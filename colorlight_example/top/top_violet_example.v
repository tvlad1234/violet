==> flow/design.v <==
`default_nettype none
module top_violet_example(
    input wire i_clk,
    input wire nrst,
    input wire uart_rx,
    output wire uart_tx
  );
  reg rst;
  always @(posedge i_clk)
  begin
    rst <= ~nrst;
  end
  localparam clock_freq = 25000000;  
  localparam baudrate = 9600;  
  reg [15:0] leds, display;
  wire [15:0] buttons;
  violet #(.BAUD_DIV(clock_freq / baudrate)) u_vio(i_clk, rst, leds, display, buttons, uart_rx, uart_tx);
  reg [30:0] div_cnt;
  always @(posedge i_clk)
  begin
    if(!rst)
    begin
      if(div_cnt == (clock_freq/10))
      begin
        div_cnt <= 1;
        if(buttons[14])
        begin
          leds <= {leds[0], leds[15:1]};
          display <= display - 1;
        end
        else
        begin
          leds <= {leds[14:0], leds[15]};
          display <= display + 1;
        end
      end
      else
        div_cnt <= div_cnt + 1;
    end
    else
    begin
      div_cnt <= 1;
      leds <= 1;
      display <= 0;
    end
  end
endmodule
`default_nettype none
module command_rx #(parameter BAUD_DIV = 128)
  (
    input wire i_clk,
    input wire rst,
    input wire uart_rx,
    output reg cmd_en,
    output reg [7:0] cmd_addr,
    output reg [15:0] cmd_data
  );
  wire rx_err, rx_avail;
  reg rx_ack;
  wire [7:0] rx_data;
  rx #(.BAUD_DIV(BAUD_DIV)) u_rx (i_clk, rst, uart_rx, rx_ack, rx_data, rx_err, rx_avail);
  localparam state_reset  = 4'd0;
  localparam state_idle   = 4'd1;
  localparam state_ack_r  = 4'd2;
  localparam state_wait_d = 4'd3;
  localparam state_ack_d  = 4'd4;
  reg [3:0] currentState;
  reg [1:0] bytes_to_receive;
  always @(posedge i_clk)
  begin
    if(!rst)
    begin
      case (currentState)
        state_reset :
        begin
          rx_ack <= 0;
          cmd_en <= 0;
          cmd_addr <= 0;
          cmd_data <= 0;
          currentState <= state_idle;
        end
        state_idle :
        begin
          cmd_en <= 0;
          if (rx_avail)
          begin
            rx_ack <= 1;
            cmd_addr <= rx_data;
            currentState <= state_ack_r;
            bytes_to_receive <= 2;
          end
          else
            currentState <= state_idle;
        end
        state_ack_r :
        begin
          rx_ack <= 0;
          currentState <= state_wait_d;
        end
        state_wait_d :
        begin
          if (rx_avail)
          begin
            rx_ack <= 1;
            bytes_to_receive <= bytes_to_receive - 1;
            cmd_data <= {rx_data, cmd_data[15:8]};
            currentState <= state_ack_d;
          end
          else
            currentState <= state_wait_d;
        end
        state_ack_d :
        begin
          rx_ack <= 0;
          if(bytes_to_receive == 0)
          begin
            currentState <= state_idle;
            cmd_en <= 1;
          end
          else
            currentState <= state_wait_d;
        end
        default :
          currentState <= state_reset;
      endcase
    end
    else
      currentState <= state_reset;
  end
endmodule
`default_nettype none
module rx #(parameter OVERSAMP = 16, parameter BAUD_DIV = 2)
  (
    input wire i_clk,
    input wire i_rst,
    input wire i_rx,
    input wire i_ack,
    output reg [7:0] o_data,
    output reg o_err,
    output reg o_avail
  );
  localparam CLK_PER_BIT = BAUD_DIV / OVERSAMP;
  reg [15:0] baud_cnt, oversamp_cnt;
  reg [7:0] data_reg;
  reg [3:0] bits_to_receive;
  reg [3:0] currentState;
  localparam state_reset = 3'd0;
  localparam state_idle = 3'd1;
  localparam state_startbit = 3'd2;
  localparam state_rx = 3'd3;
  localparam state_stopbit = 3'd4;
  reg r_rx_d, r_rx;
  always @(posedge i_clk)
  begin
    r_rx_d <= i_rx;
    r_rx <= r_rx_d;
    if(!i_rst)
    begin
      case (currentState)
        state_reset :
        begin
          o_data <= 0;
          o_avail <= 0;
          o_err <= 0;
          currentState <= state_idle;
        end
        state_idle :
        begin
          data_reg <= 0;
          if(i_ack)
          begin
            o_avail <= 0;
            o_err <= 0;
          end
          if(!r_rx)
          begin
            bits_to_receive <= 8;
            baud_cnt <= 1;
            oversamp_cnt <= 1;
            currentState <= state_startbit;
          end
        end
        state_startbit :
        begin
          if(baud_cnt == CLK_PER_BIT)
          begin
            baud_cnt <= 1;
            if(oversamp_cnt == OVERSAMP)
            begin
              oversamp_cnt <= 1;
              bits_to_receive <= bits_to_receive - 1;
              currentState <= state_rx;
            end
            else
            begin
              oversamp_cnt <= oversamp_cnt+1;
              if(oversamp_cnt == OVERSAMP >> 1 && r_rx)
              begin
                o_err <= 1;
                currentState <= state_idle;
              end
            end
          end
          else
            baud_cnt <= baud_cnt + 1;
        end
        state_rx:
        begin
          if(baud_cnt == CLK_PER_BIT)
          begin
            baud_cnt <= 1;
            if(oversamp_cnt == OVERSAMP)
            begin
              oversamp_cnt <= 1;
              if(bits_to_receive != 0)
                bits_to_receive <= bits_to_receive - 1;
              else
                currentState <= state_stopbit;
            end
            else
            begin
              if(oversamp_cnt == OVERSAMP >> 1)
                data_reg <= {r_rx, data_reg[7:1]};
              oversamp_cnt <= oversamp_cnt + 1;
            end
          end
          else
            baud_cnt <= baud_cnt + 1;
        end
        state_stopbit:
        begin
          if(baud_cnt == CLK_PER_BIT)
          begin
            baud_cnt <= 1;
            if(oversamp_cnt == OVERSAMP)
            begin
              oversamp_cnt <= 1;
              currentState <= state_idle;
              if(!o_err)
              begin
                o_data <= data_reg;
                o_avail <= 1;
              end
            end
            else
            begin
              if(oversamp_cnt == OVERSAMP >> 1 && !r_rx)
                o_err <= 1;
              oversamp_cnt <= oversamp_cnt+1;
            end
          end
          else
            baud_cnt <= baud_cnt + 1;
        end
        default:
          currentState <= state_reset;
      endcase
    end
    else
      currentState <= state_reset;
  end
endmodule
`default_nettype none
module tx #(parameter BAUD_DIV = 217)
  (
    input wire i_clk,
    input wire i_rst,
    input wire i_go,
    input wire [7:0] i_data,
    output reg o_tx,
    output reg o_ready
  );
  localparam state_reset = 3'd0;
  localparam state_idle = 3'd1;
  localparam state_startbit = 3'd2;
  localparam state_tx = 3'd3;
  localparam state_stopbit = 3'd4;
  reg [7:0] data_reg;
  reg [3:0] currentState;
  reg [3:0] bits_to_send;
  reg [15:0] baud_cnt;
  always @(posedge i_clk)
  begin
    if(!i_rst)
    begin
      case (currentState)
        state_reset:  
        begin
          o_ready <= 1;
          currentState <= state_idle;
          o_tx <= 1;
        end
        state_idle:  
        begin
          if(i_go)
          begin
            bits_to_send <= 8;
            o_ready <= 0;
            baud_cnt <= 1;
            data_reg <= i_data;
            o_tx <= 0;  
            currentState <= state_startbit;
          end
          else
            currentState <= state_idle;
        end
        state_startbit :
        begin
          if(baud_cnt == BAUD_DIV)
          begin
            o_tx <= data_reg[0];
            data_reg <= data_reg >> 1;
            bits_to_send <= bits_to_send - 1;
            currentState <= state_tx;
            baud_cnt <= 1;
          end
          else
            baud_cnt <= baud_cnt + 1;
        end
        state_tx:
        begin
          if(baud_cnt == BAUD_DIV)
          begin
            if(bits_to_send != 0)
            begin
              o_tx <= data_reg[0];
              data_reg <= data_reg >> 1;
              bits_to_send <= bits_to_send - 1;
              currentState <= state_tx;
            end
            else
            begin
              currentState <= state_stopbit;
              o_tx <= 1;  
            end
            baud_cnt <= 1;
          end
          else
            baud_cnt <= baud_cnt + 1;
        end
        state_stopbit:
        begin
          if(baud_cnt == BAUD_DIV)
          begin
            o_ready <= 1;
            currentState <= state_idle;
          end
          else
            baud_cnt <= baud_cnt + 1;
        end
        default:
          currentState <= state_reset;
      endcase
    end
    else
    begin
      currentState <= state_reset;
      o_ready <= 0;
    end
  end
endmodule
`default_nettype none
module violet #(parameter BAUD_DIV=128)
  (
    input wire i_clk,
    input wire rst,
    input wire [15:0] leds,
    input wire [15:0] display,
    output reg [15:0] buttons,
    input wire uart_rx,
    output wire uart_tx
  );
  reg [15:0] requested_reg, out_reg;
  reg [7:0] tx_data;
  wire tx_ready;
  reg tx_go;
  tx #(.BAUD_DIV(BAUD_DIV)) u_tx(i_clk, rst, tx_go, tx_data, uart_tx, tx_ready);
  localparam cmd_leds = 8'd1;
  localparam cmd_display = 8'd3;
  localparam cmd_btn = 8'd2;
  wire cmd_en;  
  wire [15:0] cmd_data;  
  wire [7:0] cmd_addr;  
  command_rx #(.BAUD_DIV(BAUD_DIV)) cmd(i_clk, rst, uart_rx, cmd_en, cmd_addr, cmd_data);
  reg tx_request;
  always @(posedge i_clk)
  begin
    if(!rst)
    begin
      if (cmd_en)
      begin
        case (cmd_addr)
          cmd_leds :
          begin
            requested_reg <= leds;
            tx_request <= 1;
          end
          cmd_display :
          begin
            requested_reg <= display;
            tx_request <= 1;
          end
          cmd_btn :
          begin
            buttons <= cmd_data;
            tx_request <= 0;
          end
          default:
            tx_request <= 0;
        endcase
      end
      else
        tx_request <= 0;
    end
    else
    begin
      buttons <= 0;
      tx_request <= 0;
    end
  end
  localparam state_reset  = 4'd0;
  localparam state_idle   = 4'd1;
  localparam state_tx  = 4'd2;
  localparam state_wait = 4'd3;
  reg [3:0] currentState;
  reg [1:0] bytes_to_send;
  always @(posedge i_clk)
  begin
    if(!rst)
    begin
      case (currentState)
        state_reset:
        begin
          tx_go <= 0;
          tx_data <= 0;
          currentState <= state_idle;
        end
        state_idle:
        begin
          if(tx_request)
          begin
            currentState <= state_tx;
            out_reg <= requested_reg;
            bytes_to_send <= 2;
          end
          else
            currentState <= state_idle;
        end
        state_tx:
        begin
          tx_data <= out_reg[7:0];
          bytes_to_send <= bytes_to_send - 1;
          tx_go <= 1;
          currentState <= state_wait;
        end
        state_wait:
        begin
          if(tx_ready)
          begin
            tx_go <= 0;
            if(bytes_to_send == 0)
              currentState <= state_idle;
            else
            begin
              out_reg <= {0, out_reg[15:8]};
              currentState <= state_tx;
            end
          end
          else
            currentState <= state_wait;
        end
        default:
          currentState <= state_reset;
      endcase
    end
    else
    begin
      currentState <= state_reset;
    end
  end
endmodule
======== Reports on top_violet_example ========
Tool output for the design above, in the order of the flow.
Lines are those of the file above, counted from 1.
Cell names lack the library's common part.
Not given: -
design
  design top .............................. top_violet_example
  clock ................................... i_clk
  cell library ............................ sky130hd
  library corner .......................... tt_025C_1v80

======== Word level ========
Counts by Yosys on the flattened word-level netlist (proc, flatten, opt, wreduce; memories kept). Register bits leave out memories and registers merged into their read ports (data or address). Print and check cells are left out.
storage and ports
  bits in writable memories ............... 0
  cells after elaboration ................. 267
  latch bits .............................. 0
  memories ................................ 0
  output and inout port bits .............. 1
  bits in registers ....................... 253
  word width x clocked read ports ......... 0
  bits in read-only memories .............. 0
operators by class
  muxes and demuxes ....................... 102
  bitwise logic cells ..................... 3
  shifts and indexed selects .............. 0
  multipliers ............................. 0
  reductions and logical operators ........ 63
  divide/modulo/power cells ............... 0
  equal/unequal tests ..................... 55
  order comparisons ....................... 0
  $add $sub $neg .......................... 10
operators by type and width
  cell                                                 number
  two-way mux 16 bit                                   13
  case mux 16 bit (select 2 bit)                       5
  two-way mux 4 bit                                    23
  two-way mux 8 bit                                    11
  adder 16 x 1 -> 16 bit (second input constant)       4
  case mux 8 bit (select 2 bit)                        4
  case mux 4 bit (select 5 bit)                        3
  case mux 16 bit (select 3 bit)                       1
  != test 2 x 1 -> 1 bit (second input constant)       16
  == test 4 x 2 -> 1 bit (second input constant)       8
  adder 31 x 1 -> 31 bit (second input constant)       1
  == test 31 x 22 -> 1 bit (second input constant)     1
  != test 2 bit (second input constant)                15
  AND reduction 3 bit                                  10
  nonzero test 4 bit                                   6
  case mux 8 bit (select 3 bit)                        1
  case mux 4 bit (select 3 bit)                        2
  nonzero test 2 bit                                   10
  AND reduction 5 bit                                  4
  two-way mux 1 bit                                    19
  nonzero test 3 bit                                   6
  subtractor 16 x 1 -> 16 bit (second input constant)  1
  == test 16 x 12 -> 1 bit (second input constant)     1
  == test 16 x 4 -> 1 bit (second input constant)      1
  == test 16 x 5 -> 1 bit (second input constant)      1
  == test 16 x 8 -> 1 bit (second input constant)      1
  == test 4 x 1 -> 1 bit (second input constant)       4
  zero test 4 bit                                      4
Not listed: further kinds 24, cells in them 57.

======== Longest topological paths ========
Depth = most cells in a row (Yosys ltp): at word level without a register or memory, in the mapped netlist without a sequential cell, where the memories' decode and read muxes count.
depth
  depth in word-level cells ............... 6
  ABC_AREA ................................ 0
  depth in mapped cells ................... 10
  gate-level depth less buffers ........... 8

======== Synthesis result ========
The flow's flattened synthesis, as Yosys stat reports it; memories are mapped. The netlist is that of the ABC_AREA named above (0 if unset); the other value can give another one.
Totals and module areas in this step are rounded.
cells by type
  cell      number  area in all (µm²)
  edfxtp_1  139     4.17E+03
  dfxtp_1   85      1.7E+03
  nor2_1    133     499.229
  nand2_1   89      334.07
  ha_1      26      325.312
  xor2_1    37      324.061
  xnor2_1   31      271.51
  mux2_2    24      270.259
  and2_1    38      237.728
  a21oi_1   47      235.226
  mux2i_1   23      230.221
  a211oi_1  24      180.173
  nor2b_1   23      143.888
  nand3_1   27      135.13
  o21ai_0   26      130.125
  nand4_1   20      125.12
  nor3_1    25      125.12
  clkbuf_1  33      123.869
Not listed: further types 43, cells in them 158.
synthesis totals
  cells in the netlist .................... 1008
  buffers ................................. 39
  mapped area ............................. 0.011 mm²
  flip-flop cells ......................... 224
By module: a second synthesis without flattening, with its own total; a netlist apart from the flattened one above.
unflattened totals
  cells (unflattened synthesis) ........... 1114
  area total of the unflattened synthesis .. 0.012 mm²
Each row is one instance without its submodules.
modules
  module                      area (mm²)  seq. area (mm²)  times used  cells
  top_violet_example          0.0034      0.0013           1           378
  rx (BAUD_DIV=2604)          0.0031      0.0018           1           283
  violet (BAUD_DIV=2604)      0.0027      0.0017           1           193
  tx (BAUD_DIV=2604)          0.0018      0.00099          1           175
  command_rx (BAUD_DIV=2604)  0.0013      0.00094          1           85

======== Path before layout ========
OpenSTA on the mapped netlist: ideal clock, no wires. The path of least setup slack (recovery checks aside). Input and output delay are each 20% of the period. Register names are those of the netlist, which keeps one name where synthesis merged equal registers.
path post-synthesis
  path kind ............................... reg-to-reg
  start ................................... register u_vio.buttons[14]
  end ..................................... register display[12]
  slack ................................... -152 ps
  path buffers ............................ 0
  time at the first pin ................... 0 ps
  clock period ............................ 2560 ps
  delay of the path ....................... 2712 ps
  stages on the path ...................... 8
  arrival ................................. 2590 ps
  synthesis period reached ................ 2712 ps
"delay of the path" = arrival - input delay + setup time.
"stages on the path": output pins that drive a net of the path, with the launching flip-flop's if there is one; two outputs of one cell count as two.
"synthesis period reached" is the clock period less the worst setup slack; recovery checks do not enter. This is arithmetic on one report: input and output delays are still those of the set period (20% each).
The rows between start and end are the longest chain of elaborated cells between them; the timing report does not say that the signal goes this way. Where chains are equally long, one stands for them.
A line is the first line of the expression or statement that the cell stems from. Yosys adds cells for indexed reads and writes and turns some case tables into memories.
A register here has more assigning lines than the two given.
between the ends, post-synthesis
  cells stage by stage .................... dfxtp_1 ha_1 a211oi_1 o21ai_0 a41o_1 a2111oi_0 nor3_1 a311o_1
  cells in the longest elaborated chain ... 1
  elaborated cells on any way between the ends .. 1
  RTL lines with such cells ............... 1
  those cells by class .................... mux: 1
RTL lines, path post-synthesis
  what                RTL line  text
  start: declaration  369       output reg [15:0] buttons,
  start: assignment   405       buttons <= cmd_data;
  start: assignment   417       buttons <= 0;
  two-way mux 16 bit  26        if(buttons[14])
  end: assignment     29        display <= display - 1;
  end: assignment     34        display <= display + 1;
  end: declaration    15        reg [15:0] leds, display;

======== Timing after layout ========
From the final timing report of run A: the path of least setup slack in the routed layout; clock arrival at registers is part of the times.
The report prints the path's times to 10 ps; the period is as set.
path post-layout
  path kind ............................... reg-to-reg
  start ................................... register u_vio.buttons[14]
  end ..................................... register display[12]
  clock period ............................ 4480 ps
  arrival ................................. 3770 ps
  slack ................................... 1120 ps
  time at the first pin ................... 520 ps
  path buffers ............................ 0
  stages on the path ...................... 8
The rows between start and end are the longest chain of elaborated cells between them; the timing report does not say that the signal goes this way. Where chains are equally long, one stands for them.
A register here has more assigning lines than the two given.
between the ends, post-layout
  cells stage by stage .................... dfxtp_1 ha_1 a211oi_1 o21ai_0 a41o_1 a2111oi_0 nor3_1 a311o_1
  cells in the longest elaborated chain ... 1
  elaborated cells on any way between the ends .. 1
  RTL lines with such cells ............... 1
  those cells by class .................... mux: 1
RTL lines, path post-layout
  what                RTL line  text
  start: declaration  369       output reg [15:0] buttons,
  start: assignment   405       buttons <= cmd_data;
  start: assignment   417       buttons <= 0;
  two-way mux 16 bit  26        if(buttons[14])
  end: assignment     29        display <= display - 1;
  end: assignment     34        display <= display + 1;
  end: declaration    15        reg [15:0] leds, display;

Memo
Re: implementation data of top_violet_example

top_violet_example through Yosys and OpenROAD on sky130hd: 2 stored runs, unordered, with their settings and measured results. The constraints put input and output delay at 20% of the set period each and load the outputs with 0.01 pF.
"clock period achieved" is the run's clock period less its worst setup slack. It is reckoned from that one timing run; input and output delays stay at 20% of the period that was set.
"critical setup path time" = time allowed to the worst setup path (clock period - input delay - output delay, where it has them) - its slack; a late launch clock adds to it, a late capture clock takes from it.
"total power of the final layout": no workload was simulated; the value follows from the tool's default switching activity.
"critical setup path time" is given in steps of 10 ps.
Results are given in rounded form.

======== run A ========
==> flow/run.sh <==
#!/bin/bash
# the make line also repeats the synthesis and layout settings of config.mk as NAME=value (left out here)
make -C /OpenROAD-flow-scripts/flow DESIGN_CONFIG=/design/flow/config.mk WORK_HOME=/design/flow/orfs CLKGATE_MAP_FILE= finish
==> flow/config.mk <==
export PLATFORM = sky130hd
export DESIGN_NAME = top_violet_example
export DESIGN_NICKNAME = top_violet_example
export VERILOG_FILES = /design/flow/design.v
export SDC_FILE = /design/flow/constraint.sdc
export NUM_CORES = 4
export LEC_CHECK = 0
export CAP_MARGIN = 5
export CELL_PAD_IN_SITES_GLOBAL_PLACEMENT = 1
export CORE_MARGIN = 10
export CORE_UTILIZATION = 48
export GPL_TIMING_DRIVEN = 0
export HOLD_SLACK_MARGIN = 0.17
export SETUP_SLACK_MARGIN = 0.5
export SLEW_MARGIN = 20
export TNS_END_PERCENT = 60
==> flow/constraint.sdc <==
create_clock -name core_clock -period 4.48 [get_ports {i_clk}]
set_input_delay 0.8960 -clock core_clock [delete_from_list [all_inputs] [get_ports {i_clk}]]
set_output_delay 0.8960 -clock core_clock [all_outputs]
set_load 0.01 [all_outputs]

-------- measured, run A --------
  critical setup path time ................ 3360 ps
  critical path kind ...................... reg-to-reg
  utilization after layout ................ 54 %
  total power of the final layout ......... 4.4 mW
  standard-cell area after layout ......... 0.012 mm²
  clock period achieved ................... 3357 ps
  total negative slack on setup checks .... 0 ps
  worst hold slack after layout ........... 320 ps
  chip area after synthesis (Yosys) ....... 0.011 mm²
  die area ................................ 0.029 mm²
  setup slack of the critical path ........ 1100 ps

======== run B ========
==> flow/run.sh <==
#!/bin/bash
# the make line also repeats the synthesis and layout settings of config.mk as NAME=value (left out here)
make -C /OpenROAD-flow-scripts/flow DESIGN_CONFIG=/design/flow/config.mk WORK_HOME=/design/flow/orfs CLKGATE_MAP_FILE= finish
==> flow/config.mk <==
export PLATFORM = sky130hd
export DESIGN_NAME = top_violet_example
export DESIGN_NICKNAME = top_violet_example
export VERILOG_FILES = /design/flow/design.v
export SDC_FILE = /design/flow/constraint.sdc
export NUM_CORES = 4
export LEC_CHECK = 0
export CAP_MARGIN = 20
export CELL_PAD_IN_SITES_GLOBAL_PLACEMENT = 3
export CORE_MARGIN = 4
export CORE_UTILIZATION = 49
export CTS_CLUSTER_DIAMETER = 346
export GPL_ROUTABILITY_DRIVEN = 0
export GPL_TIMING_DRIVEN = 1
export PLACE_DENSITY_LB_ADDON = 0.05
export SETUP_SLACK_MARGIN = -0.25
export SLEW_MARGIN = 15
==> flow/constraint.sdc <==
create_clock -name core_clock -period 4.01 [get_ports {i_clk}]
set_input_delay 0.8020 -clock core_clock [delete_from_list [all_inputs] [get_ports {i_clk}]]
set_output_delay 0.8020 -clock core_clock [all_outputs]
set_load 0.01 [all_outputs]

-------- measured, run B --------
  worst hold slack after layout ........... 320 ps
  standard-cell area after layout ......... 0.012 mm²
  total power of the final layout ......... 4.9 mW
  critical setup path time ................ 2970 ps
  critical path kind ...................... reg-to-reg
  total negative slack on setup checks .... 0 ps
  utilization after layout ................ 55 %
  clock period achieved ................... 2968 ps
  die area ................................ 0.024 mm²
  setup slack of the critical path ........ 1000 ps
  chip area after synthesis (Yosys) ....... 0.011 mm²
